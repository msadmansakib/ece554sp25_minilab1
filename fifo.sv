==> flow/design.v <==
module FIFO
#(
  parameter DEPTH=8,
  parameter DATA_WIDTH=8
)
(
  input  clk,
  input  rst_n,
  input  rden,
  input  wren,
  input  [DATA_WIDTH-1:0] i_data,
  output logic [DATA_WIDTH-1:0] o_data,
  output logic full,
  output logic empty
);
  logic [DATA_WIDTH-1:0] mem_array [0:DEPTH-1];
  logic [DEPTH-1:0] rd_ptr, wr_ptr;
  logic [DEPTH-1:0] curr_count;
  assign full = (curr_count == DEPTH);
  assign empty = (curr_count == 0);
  always @(posedge clk, negedge rst_n) begin
    if (!rst_n) begin
      rd_ptr <= 0;
      wr_ptr <= 0;
      curr_count <= 0;
    end else begin
      if (wren && !full) begin
        mem_array[wr_ptr] <= i_data;
        wr_ptr <= wr_ptr + 1;
        curr_count <= curr_count + 1;
      end
      if (rden && !empty) begin
        o_data <= mem_array[rd_ptr];
        rd_ptr <= rd_ptr + 1;
        curr_count <= curr_count - 1;
      end
    end
  end
endmodule
# Reports on FIFO
# Tool output for the design above, in the order of the flow.
# Line numbers count from 1 in the design file above.
# Library cell names are shortened.
# The mark - stands for no value.
# inputs
top	FIFO
clock_port	clk
lib	sky130hd
pvt_corner	tt_025C_1v80

# Word level
# Source: Yosys, flattened and elaborated. Widths are those after wreduce. Registers that Yosys merges into a memory's read port (data or address) are not register bits. Print and check cells do not count. Equal cells are merged and count once.
# bits
out_inout_bits	10
register_bits	96
word_cells	51
# classes
reduce_logical	17
addsub	4
mux	3
n_eq	15
# op_table
operator	n
parallel mux 8 bit (select 8 bit)	1
== test 3 bit with constant B	8
AND reduction 3 bit	8
adder 8 x 1 -> 8 bit with constant B	3
2-to-1 mux 8 bit	2
== test 3 x 2 -> 1 bit with constant B	4
subtractor 8 x 1 -> 8 bit with constant B	1
== test 8 x 4 -> 1 bit with constant B	1
zero test 8 bit	1
== test 3 x 1 -> 1 bit with constant B	2
zero test 3 bit	2
logical AND 1 bit	2
zero test 1 bit	2
AND reduction 2 bit	1
nonzero test 2 bit	1

# Longest topological paths
# Longest topological path by Yosys (ltp), each cell counted once; first at word level (registers and memories cut), then after technology mapping (sequential cells cut; the memories' decode and read muxes count).
# depth
ltp_word	5
ABC_AREA	1
ltp_mapped	14
ltp_nobuf	14

# Mapped cells and area
# Source: synth_stat.txt of the flow (Yosys; design flattened, memories mapped). It holds for the ABC_AREA given above (unset counts as 0); a run with the other value may have another netlist.
# Totals and module areas in this step are rounded.
# synth_totals
cells	305
ffs	86
mapped_area_um2	3800
# types
cell	n
edfxtp_1	72
dfrtp_1	14
ha_1	18
nand2_1	48
inv_1	40
o21ai_0	18
nand3_1	15
nand4_1	9
a22o_1	6
nor2_1	14
a31oi_1	8
a221oi_1	5
o21ai_2	5
xor2_1	5
nor2_8	2
nor2_4	3
nor3_1	6
fa_1	1
# Not listed: further types 10, cells in them 16.

# Path before layout
# OpenSTA on the mapped netlist: ideal clock, no wires. The path of least setup slack (recovery checks aside). Input and output delay are each 20% of the period. Register names are those of the netlist, which keeps one name where synthesis merged equal registers.
# synth_timing
path_kind	input to register
from	input rden
to	register curr_count[7]
clock_period_ns	3.19
t_first_pin_ns	0.638
path_buffers	0
stages	10
setup_ns	0.113
path_delay_ns	1.400
setup_slack_ns	1.152
t_arrival_ns	1.925
period_less_setup_slack_ns	2.038
# "path_delay_ns" is the arrival time less input delay plus setup time.
# "stages" counts driving pins, that of a launching flip-flop among them; a cell with two outputs on the path counts twice.
# "period_less_setup_slack_ns" is the clock period less the worst setup slack; recovery checks do not enter. This is arithmetic on one report: input and output delays are still those of the set period (20% each).
# The rows between start and end are the longest chain of elaborated cells between them; the timing report does not say that the signal goes this way. Where chains are equally long, one stands for them.
# Each line given opens the expression or statement behind the cell; cells for indexed reads and writes are added by Yosys, which also makes memories of some case tables.
# A register here has more assigning lines than the two given.
# synth_via
path_cell_list	inv_1 > nor2_4 > ha_1 > or2_2 > nand3_1 > nand3_1 > nand2_1 > nand2_1 > nand2_1 > inv_1
elab_chain_cells	2
cells_between	3
cone_lines	1
classes_between	mux (1); reduce/logical (2)
# synth_lines
element	line_no	rtl
start: declaration	9	input  rden,
logical AND 1 bit	32	if (rden && !empty) begin
2-to-1 mux 8 bit	32
end: assignment	30	curr_count <= curr_count + 1;
end: assignment	35	curr_count <= curr_count - 1;
end: declaration	18	logic [DEPTH-1:0] curr_count;

# Worst path after layout
# From the final timing report of stored run 2: the path of least setup slack in the routed layout; clock arrival at registers is part of the times.
# layout_timing
path_kind	input to register
from	input rden
to	register curr_count[7]
t_first_pin_ns	0.52
setup_slack_ns	0.55
path_buffers	1
stages	11
clock_period_ns	2.61
setup_ns	0.09
t_arrival_ns	2.32
# The rows between start and end are the longest chain of elaborated cells between them; the timing report does not say that the signal goes this way. Where chains are equally long, one stands for them.
# A register here has more assigning lines than the two given.
# layout_via
path_cell_list	clkdlybuf4s50_1 > inv_1 > nor2_4 > ha_1 > or2_2 > nand3_1 > nand2_1 > nand3_1 > nand3_1 > nand2_1 > inv_1
elab_chain_cells	2
cells_between	3
cone_lines	1
classes_between	mux (1); reduce/logical (2)
# layout_lines
element	line_no	rtl
start: declaration	9	input  rden,
logical AND 1 bit	32	if (rden && !empty) begin
2-to-1 mux 8 bit	32
end: assignment	30	curr_count <= curr_count + 1;
end: assignment	35	curr_count <= curr_count - 1;
end: declaration	18	logic [DEPTH-1:0] curr_count;

# Below are 2 stored runs of the flow (Yosys, OpenROAD; platform sky130hd) on FIFO, each with its settings and what was measured, unordered. Constraints: input delay and output delay 20% of the set period each, output load 0.01 pF.
# By "period_reached_ns" is meant the clock period of the run minus its worst setup slack. This is arithmetic on one report: input and output delays are still those of the set period (20% each).
# "worst_setup_path_time_ns" is the time allowed to the run's worst setup path (the clock period less input and output delay, where it has them) less its slack. Clock arrival times count: a late capture clock shortens it, a late launch clock lengthens it.
# "fin_power_mw": no workload was simulated; the value follows from the tool's default switching activity.
# The measured numbers are rounded.
# Among the settings, - means not set for that run.
# Results: - = not shown.
name,stored run 1,stored run 2
period_ns,2.09,2.61
CORE_UTILIZATION,67,34
SETUP_SLACK_MARGIN,0.11,0.4
CELL_PAD_IN_SITES_DETAIL_PLACEMENT,2,-
CTS_CLUSTER_SIZE,69,-
CTS_CLUSTER_DIAMETER,372,-
CAP_MARGIN,20,20
SLEW_MARGIN,10,0
CORE_MARGIN,2,7
PLACE_DENSITY_LB_ADDON,-,0.25
HOLD_SLACK_MARGIN,-,0.09
CELL_PAD_IN_SITES_GLOBAL_PLACEMENT,-,3
ABC_AREA,-,1
MIN_ROUTING_LAYER,-,met2
fin_ws_ns,-,0.555
yosys.chip_area_um2,-,3800
fin_power_mw,-,4.46
total_die_area_um2,-,14300
final_stdcell_area_um2,-,4510
worst_setup_path_time_ns,-,1.53
critical_path_kind,-,input to register
fin_tns_ns,-,0.000
period_reached_ns,-,2.055
# Stored run 1: incomplete, placement halted on DPL-0033
